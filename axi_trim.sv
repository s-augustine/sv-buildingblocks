==> flow/design.v <==
module axi_keep_shifter
#(
	parameter DATA_WIDTH = 16,
	parameter SHIFTER = 0,
	parameter SHIFT_VALUE_LEN = 4
)
(
	input logic [DATA_WIDTH*8 -1 : 0] data_in,
        input logic [SHIFT_VALUE_LEN-1:0] shift_value,
	output logic [DATA_WIDTH*8 -1 : 0] data_out
);
always_comb data_out = (SHIFTER ==0) ?  data_in >> ( shift_value* 16 ) : data_in >> ( shift_value ) ; 
endmodule
module axi_shifter
#(
	parameter DATA_WIDTH = 16,
	parameter SHIFTER = 0,
	parameter SHIFT_VALUE_LEN = 4
)
(
	input logic [DATA_WIDTH*8 -1 : 0] data_in,
        input logic [SHIFT_VALUE_LEN-1:0] shift_value,
	output logic [DATA_WIDTH*8 -1 : 0] data_out
);
always_comb data_out = (SHIFTER ==0) ?  data_in >> (8 * shift_value* 16 ) : data_in >> (8 * shift_value ) ; 
endmodule
module axi_trim
#(
	parameter DATA_WIDTH = 8,
	parameter TRIM_LEN = 7
)
(
	input logic         clk,
	input logic         rst_n,
	input logic [DATA_WIDTH*8-1:0] trim_in_tdata,
	input logic [DATA_WIDTH-1:0]   trim_in_tkeep,
	input logic                    trim_in_tlast,
	input logic                    trim_in_tvalid,
	output logic                   trim_in_tready,
	output logic [DATA_WIDTH*8-1:0] trim_out_tdata,
	output logic [DATA_WIDTH-1:0]   trim_out_tkeep,
	output logic                    trim_out_tlast,
	output logic                    trim_out_tvalid,
	input logic                   trim_out_tready,
	input logic [TRIM_LEN-1:0]     trim_len
);
logic [DATA_WIDTH*8*2-1:0] trim_in_tdata_d1;
logic [DATA_WIDTH*8*2-1:0] trim_in_tdata_d1_masked;
logic [DATA_WIDTH*8*2-1:0] trim_in_tdata_d2_in;
logic [DATA_WIDTH*8*2-1:0] trim_in_tdata_d2;
logic [DATA_WIDTH*8*2-1:0] trim_in_tdata_d3_in;
logic [DATA_WIDTH*8*2-1:0] trim_in_tdata_d3;
logic [1:0] d1_valid;
logic d2_valid;
logic d3_valid;
logic d1_out_valid;
logic [1:0] d1_last;
logic d2_last;
logic d3_last;
logic d1_out_last;
logic [7:0] trim_len_d1_in;
logic [7:0] trim_len_d1_0;
logic [7:0] trim_len_d1_1;
logic [7:0] trim_len_d2;
logic [DATA_WIDTH-1:0] keep_in_d1_in;
logic [DATA_WIDTH-1:0] keep_in_d1_0;
logic [DATA_WIDTH-1:0] keep_in_d1_1;
logic [DATA_WIDTH*2-1:0] keep_in_d1_masked;
logic [DATA_WIDTH*2-1:0] keep_in_d2_in;
logic [DATA_WIDTH*2-1:0] keep_in_d2;
logic [DATA_WIDTH*2-1:0] keep_in_d3_in;
logic [DATA_WIDTH*2-1:0] keep_in_d3;
logic d1_push;
always_comb d1_push = (trim_in_tvalid | |d1_last ) & trim_out_tready;
always_ff @(posedge clk or negedge rst_n) begin 
  if (!rst_n)
    trim_in_tdata_d1 <= 'b0;
  else
    if (d1_push)
    begin
	trim_in_tdata_d1[DATA_WIDTH*8-1:0] <= trim_in_tdata_d1[DATA_WIDTH*8+:8*DATA_WIDTH];
	trim_in_tdata_d1[DATA_WIDTH*8+:8*DATA_WIDTH] <= trim_in_tdata;
    end
end
always_ff @(posedge clk or negedge rst_n) begin 
  if (!rst_n)
    d1_valid <= 'b0;
  else
    if (d1_push)
    begin
	d1_valid <= {d1_valid[0],trim_in_tvalid} ;
    end
end
always_ff @(posedge clk or negedge rst_n) begin 
  if (!rst_n)
    d1_last <= 'b0;
  else
    if (d1_push)
    begin
	d1_last <= {d1_last[0],trim_in_tlast} ;
    end
end
always_comb trim_len_d1_in = 8'b0+ trim_len;
always_ff @(posedge clk or negedge rst_n) begin 
  if (!rst_n)
  begin
    trim_len_d1_0 <= 'b0;
    trim_len_d1_1 <= 'b0;
    end
  else
    if (d1_push)
    begin
	trim_len_d1_0 <= trim_len_d1_in ;
	trim_len_d1_1 <= trim_len_d1_0;
    end
end
always_ff @(posedge clk or negedge rst_n) begin 
  if (!rst_n)
  begin
    keep_in_d1_0 <= 'b0;
    keep_in_d1_1 <= 'b0;
    end
  else
    if (d1_push)
    begin
	keep_in_d1_0 <= trim_in_tkeep ;
	keep_in_d1_1 <= keep_in_d1_0;
    end
end
always_comb trim_in_tdata_d1_masked = ( d1_last[1] ) ?  trim_in_tdata_d1 & {DATA_WIDTH*8{1'b1}} : trim_in_tdata_d1 ;
always_comb keep_in_d1_masked = ( d1_last[1] ) ?  {keep_in_d1_0,keep_in_d1_1} & {DATA_WIDTH{1'b1}} : {keep_in_d1_0,keep_in_d1_1} ;
axi_shifter
#( .DATA_WIDTH (8* DATA_WIDTH*2),
  .SHIFTER (0)
  ) u_axi_shifter_0
(
	.data_in ( trim_in_tdata_d1_masked ),
	.data_out ( trim_in_tdata_d2_in ),
	.shift_value (trim_len_d1_1[7:4])
);
axi_keep_shifter
#( .DATA_WIDTH (DATA_WIDTH*2),
   .SHIFTER (0)
  ) u_axi_shifter_keep_0
(
	.data_in ( keep_in_d1_masked),
	.data_out ( keep_in_d2_in ),
	.shift_value (trim_len_d1_1[7:4])
);
always_comb d1_out_valid = d1_valid[1] ;
always_ff @(posedge clk or negedge rst_n) begin 
  if (!rst_n)
    trim_in_tdata_d2 <= 'b0;
  else
    if ( trim_out_tready)
    begin
	trim_in_tdata_d2 <=  d1_out_valid ? trim_in_tdata_d2_in : '0 ;
    end
end
always_ff @(posedge clk or negedge rst_n) begin 
  if (!rst_n)
    keep_in_d2 <= 'b0;
  else
    if ( trim_out_tready)
    begin
	keep_in_d2 <=  d1_out_valid ? keep_in_d2_in : '0 ;
    end
end
always_ff @(posedge clk or negedge rst_n) begin 
  if (!rst_n)
    d2_valid <= 'b0;
  else
    if ( trim_out_tready)
    begin
	d2_valid <= d1_out_valid;
    end
end
always_ff @(posedge clk or negedge rst_n) begin 
  if (!rst_n)
    d2_last <= 'b0;
  else
    if ( trim_out_tready)
    begin
	d2_last <= d1_last[1];
    end
end
always_ff @(posedge clk or negedge rst_n) begin 
  if (!rst_n)
    trim_len_d2 <= 'b0;
  else
    if ( trim_out_tready)
    begin
	trim_len_d2 <= trim_len_d1_1 ;
    end
end
axi_shifter
#( .DATA_WIDTH (8*DATA_WIDTH*2),
  .SHIFTER (1)
  ) u_axi_shifter_1
(
	.data_in ( trim_in_tdata_d2 ),
	.data_out ( trim_in_tdata_d3_in ),
	.shift_value (trim_len_d2[3:0])
);
axi_keep_shifter
#( .DATA_WIDTH (DATA_WIDTH*2),
  .SHIFTER (1)
  ) u_axi_shifter_keep_1
(
	.data_in ( keep_in_d2 ),
	.data_out ( keep_in_d3_in ),
	.shift_value (trim_len_d2[3:0])
);
always_ff @(posedge clk or negedge rst_n) begin 
  if (!rst_n)
    trim_in_tdata_d3 <= 'b1;
  else
    if ( trim_out_tready)
    begin
	trim_in_tdata_d3 <= trim_in_tdata_d3_in;
    end
end
always_ff @(posedge clk or negedge rst_n) begin 
  if (!rst_n)
    keep_in_d3 <= 'b1;
  else
    if ( trim_out_tready)
    begin
	keep_in_d3 <= keep_in_d3_in;
    end
end
always_ff @(posedge clk or negedge rst_n) begin 
  if (!rst_n)
    d3_valid <= 'b0;
  else
    if (trim_out_tready)
    begin
	d3_valid <= d2_valid ;
    end
end
always_ff @(posedge clk or negedge rst_n) begin 
  if (!rst_n)
    d3_last <= 'b0;
  else
    if (trim_out_tready)
    begin
	d3_last <= d2_last ;
    end
end
always_comb trim_out_tdata = trim_in_tdata_d3[DATA_WIDTH*8-1:0];
always_comb trim_out_tkeep = keep_in_d3[DATA_WIDTH-1:0];
always_comb trim_out_tvalid = d3_valid & |(keep_in_d3[DATA_WIDTH-1:0]) ;
always_comb trim_out_tlast = trim_out_tvalid & ((d2_valid & ( |(keep_in_d3_in[DATA_WIDTH-1:0]) == 0)) ? d2_last : d3_last );
always_comb trim_in_tready = trim_out_tready; 
endmodule
# Reports on axi_trim
# Tool output for the design above, in the order of the flow.
# Line numbers count from 1 in the design file above.
# Cell names lack the library's common part.
# Not given: -
# inputs
top_module	axi_trim
clock_port	clk
lib	sky130hd
lib_corner	tt_025C_1v80

# After elaboration
# Counts by Yosys on the flattened word-level netlist (proc, flatten, opt, wreduce; memories kept). Register bits leave out memories and registers merged into their read ports (data or address); mux counts leave out enables and synchronous resets folded into registers. Print and check cells are left out. Cells with the same type and inputs are merged into one.
# word_totals
register_bits	386
inputBits	84
output_inout_bits	75
wordCells	35
# classes
shifts	4
mux	5
bitwise	5
reduce_and_logical	4
# op_table
op	n
2-to-1 mux 128 bit	2
right shift 128 x 10 -> 128 bit	1
right shift 128 x 7 -> 64 bit	1
logical NOT 32 bit	1
2-to-1 mux 16 bit	2
right shift 16 x 4 -> 8 bit	1
right shift 16 x 7 -> 16 bit	1
OR reduction 8 bit	2
AND 1 bit	4
OR reduction 2 bit	1
OR 1 bit	1
2-to-1 mux 1 bit	1

# Logic depth
# Yosys ltp: most cells in a row. Word level: on the elaborated netlist, between registers, memories and ports. Mapped: between sequential cells and ports; inverters and the memories' decode and read muxes count.
# depth
depth_word	6
abc_area	0
mapped_depth	10
ltp_nobuf	6

# After synthesis
# Yosys stat after the flow's synthesis: flattened, memories mapped to cells. It holds for the ABC_AREA given above (unset counts as 0); a run with the other value may have another netlist.
# The area totals of this step are shown rounded.
# mapped
cells	1688
area_mm2	0.0188
sequential_area_mm2	0.00966
flip_flops	386
buf_cells	124
# types
type	n	type_area_um2
dfrtp_1	384	9.61E+03
mux2_2	206	2.32E+03
mux4_2	88	1.98E+03
o21ai_0	176	880.845
nand2_1	209	784.502
inv_1	150	563.04
a21oi_1	106	530.509
mux2i_1	43	430.413
nor2_1	94	352.838
clkbuf_1	68	255.245
buf_2	36	180.173
a22oi_1	16	120.115
and3_1	17	106.352
o211a_1	8	80.077
a211oi_1	9	67.565
a211o_1	7	61.309
dfstp_2	2	52.55
buf_4	6	45.043
# Other cell types: 24; their cells: 63.
# The figures by module come from a second, unflattened synthesis with its own total; it is not the netlist above.
# hier_totals
hier_cells	11628
area_unflattened_mm2	0.092
# Rows give one instance, submodules left out.
# modules
module	instances	n_cells	area_mm2	seq_area_mm2
axi_shifter	1	5857	0.0435	0
axi_shifter	1	3371	0.0243	0
axi_trim	1	1230	0.0153	0.00966
axi_keep_shifter	1	724	0.00553	0
axi_keep_shifter	1	446	0.00336	0

# Timing after synthesis
# Source: OpenSTA report_checks on the synthesized netlist (no wires, ideal clock, input and output delay 20% of the period each), path of least setup slack; recovery checks are left aside. Register names are those of the netlist, which keeps one name where synthesis merged equal registers.
# synth_path
path_kind	reg2out
from	register trim_len_d2[0]
to	output trim_out_tlast
period_ps	5350
out_delay_ps	1070
t_first_pin_ps	0
arrival_time_ps	2036
t_required_ps	4280
slack_ps	2244
delay_ps	2036
driving_pins	9
n_path_buf	2
synth_period_reached_ps	3106
# "delay_ps" is the arrival time less input delay plus setup time.
# At an output port there is no setup time.
# "driving_pins" counts driving pins, that of a launching flip-flop among them; a cell with two outputs on the path counts twice.
# "synth_period_reached_ps" = period - worst setup slack (recovery checks aside). The figure is calculated, with input and output delays left at 20% of the set period.
# The rows between start and end are the longest chain of elaborated cells between them; the timing report does not say that the signal goes this way. Where chains are equally long, one stands for them.
# A line is the first line of the expression or statement that the cell stems from. Yosys adds cells for indexed reads and writes and turns some case tables into memories.
# synth_between
cell_sequence	dfrtp_1 -> buf_6 -> buf_2 -> mux2_2 -> a221oi_1 -> a21oi_1 -> nor4_2 -> nand3b_1 -> mux2i_1
elab_chain_len	6
cone_cells	6
cone_lines	2
classes_between	shift (1); mux (1); logic (2); reduce/logical (2)
# synth_lines
item	line	source
from (decl)	64	logic [7:0] trim_len_d2;
from (assign)	189	trim_len_d2 <= 'b0;
from (assign)	193	trim_len_d2 <= trim_len_d1_1 ;
right shift 16 x 4 -> 8 bit	12	always_comb data_out = (SHIFTER ==0) ?  data_in >> ( shift_value* 16 ) : data_in >> ( shift_value ) ;
OR reduction 8 bit	253	always_comb trim_out_tlast = trim_out_tvalid & ((d2_valid & ( |(keep_in_d3_in[DATA_WIDTH-1:0]) == 0)) ? d2_las ...
logical NOT 32 bit	253
AND 1 bit	253
2-to-1 mux 1 bit	253
AND 1 bit	253
to (decl)	42	output logic trim_out_tlast,

# Path in the finished layout
# From the final timing report of stored run 1: the path of least setup slack in the routed layout; clock arrival at registers is part of the times.
# The path's times are printed in steps of 10 ps; the period is the one set.
# layout_path
path_kind	reg2out
from	register trim_len_d2[0]
to	output trim_out_tlast
period_ps	2520
out_delay_ps	500
t_first_pin_ps	590
arrival_time_ps	2740
t_required_ps	2020
slack_ps	-720
driving_pins	9
n_path_buf	2
# The rows between start and end are the longest chain of elaborated cells between them; the timing report does not say that the signal goes this way. Where chains are equally long, one stands for them.
# layout_between
cell_sequence	dfrtp_4 -> buf_6 -> mux4_2 -> a21oi_1 -> a21oi_1 -> nor4_1 -> nand3b_1 -> mux2i_2 -> buf_2
elab_chain_len	6
cone_cells	6
cone_lines	2
classes_between	shift (1); mux (1); logic (2); reduce/logical (2)
# layout_lines
item	line	source
from (decl)	64	logic [7:0] trim_len_d2;
from (assign)	189	trim_len_d2 <= 'b0;
from (assign)	193	trim_len_d2 <= trim_len_d1_1 ;
right shift 16 x 4 -> 8 bit	12	always_comb data_out = (SHIFTER ==0) ?  data_in >> ( shift_value* 16 ) : data_in >> ( shift_value ) ;
OR reduction 8 bit	253	always_comb trim_out_tlast = trim_out_tvalid & ((d2_valid & ( |(keep_in_d3_in[DATA_WIDTH-1:0]) == 0)) ? d2_las ...
logical NOT 32 bit	253
AND 1 bit	253
2-to-1 mux 1 bit	253
AND 1 bit	253
to (decl)	42	output logic trim_out_tlast,

# Measured results for axi_trim: 2 stored runs of the Yosys and OpenROAD flow on sky130hd. The settings differ; the order carries no meaning. The constraints put input and output delay at 20% of the set period each and load the outputs with 0.01 pF.
# "achieved_period_ps" means the clock period less the worst setup slack. The figure is calculated, with input and output delays left at 20% of the set period.
# "worst_path_time_ps" is the time allowed to the run's worst setup path (the clock period less input and output delay, where it has them) less its slack. Clock arrival times count: a late capture clock shortens it, a late launch clock lengthens it.
# "fin_power_uw": no workload was simulated; the value follows from the tool's default switching activity.
# "worst_path_time_ps" is given in steps of 10 ps.
# Results are given in rounded form.
# A setting shown as . is not set for that run.
stored run	period_ns	CORE_UTILIZATION	SETUP_SLACK_MARGIN	CTS_CLUSTER_DIAMETER	SLEW_MARGIN	CAP_MARGIN	CORE_MARGIN	CORE_ASPECT_RATIO	CELL_PAD_IN_SITES_GLOBAL_PLACEMENT	TNS_END_PERCENT	ABC_AREA	MAX_ROUTING_LAYER	design_die_area_mm2	finish.utilization_pct	fin_power_uw	cell_area_final_mm2	worst_path_time_ps	timing.worst_path_kind	achieved_period_ps	fin_ws_ps	synthesis_area_mm2	hold_worst_slack_ps
stored run 1	2.52	52	0.61	379	30	20	2	.	.	.	.	.	0.0378	67.6	19600	0.0241	2740	reg2out	3243	-723	0.0188	351
stored run 2	2.46	39	.	.	25	20	2	1.21	0	60	1	met4	0.0503	49.7	20000	0.0237	2400	reg2out	2892	-432	0.0189	317
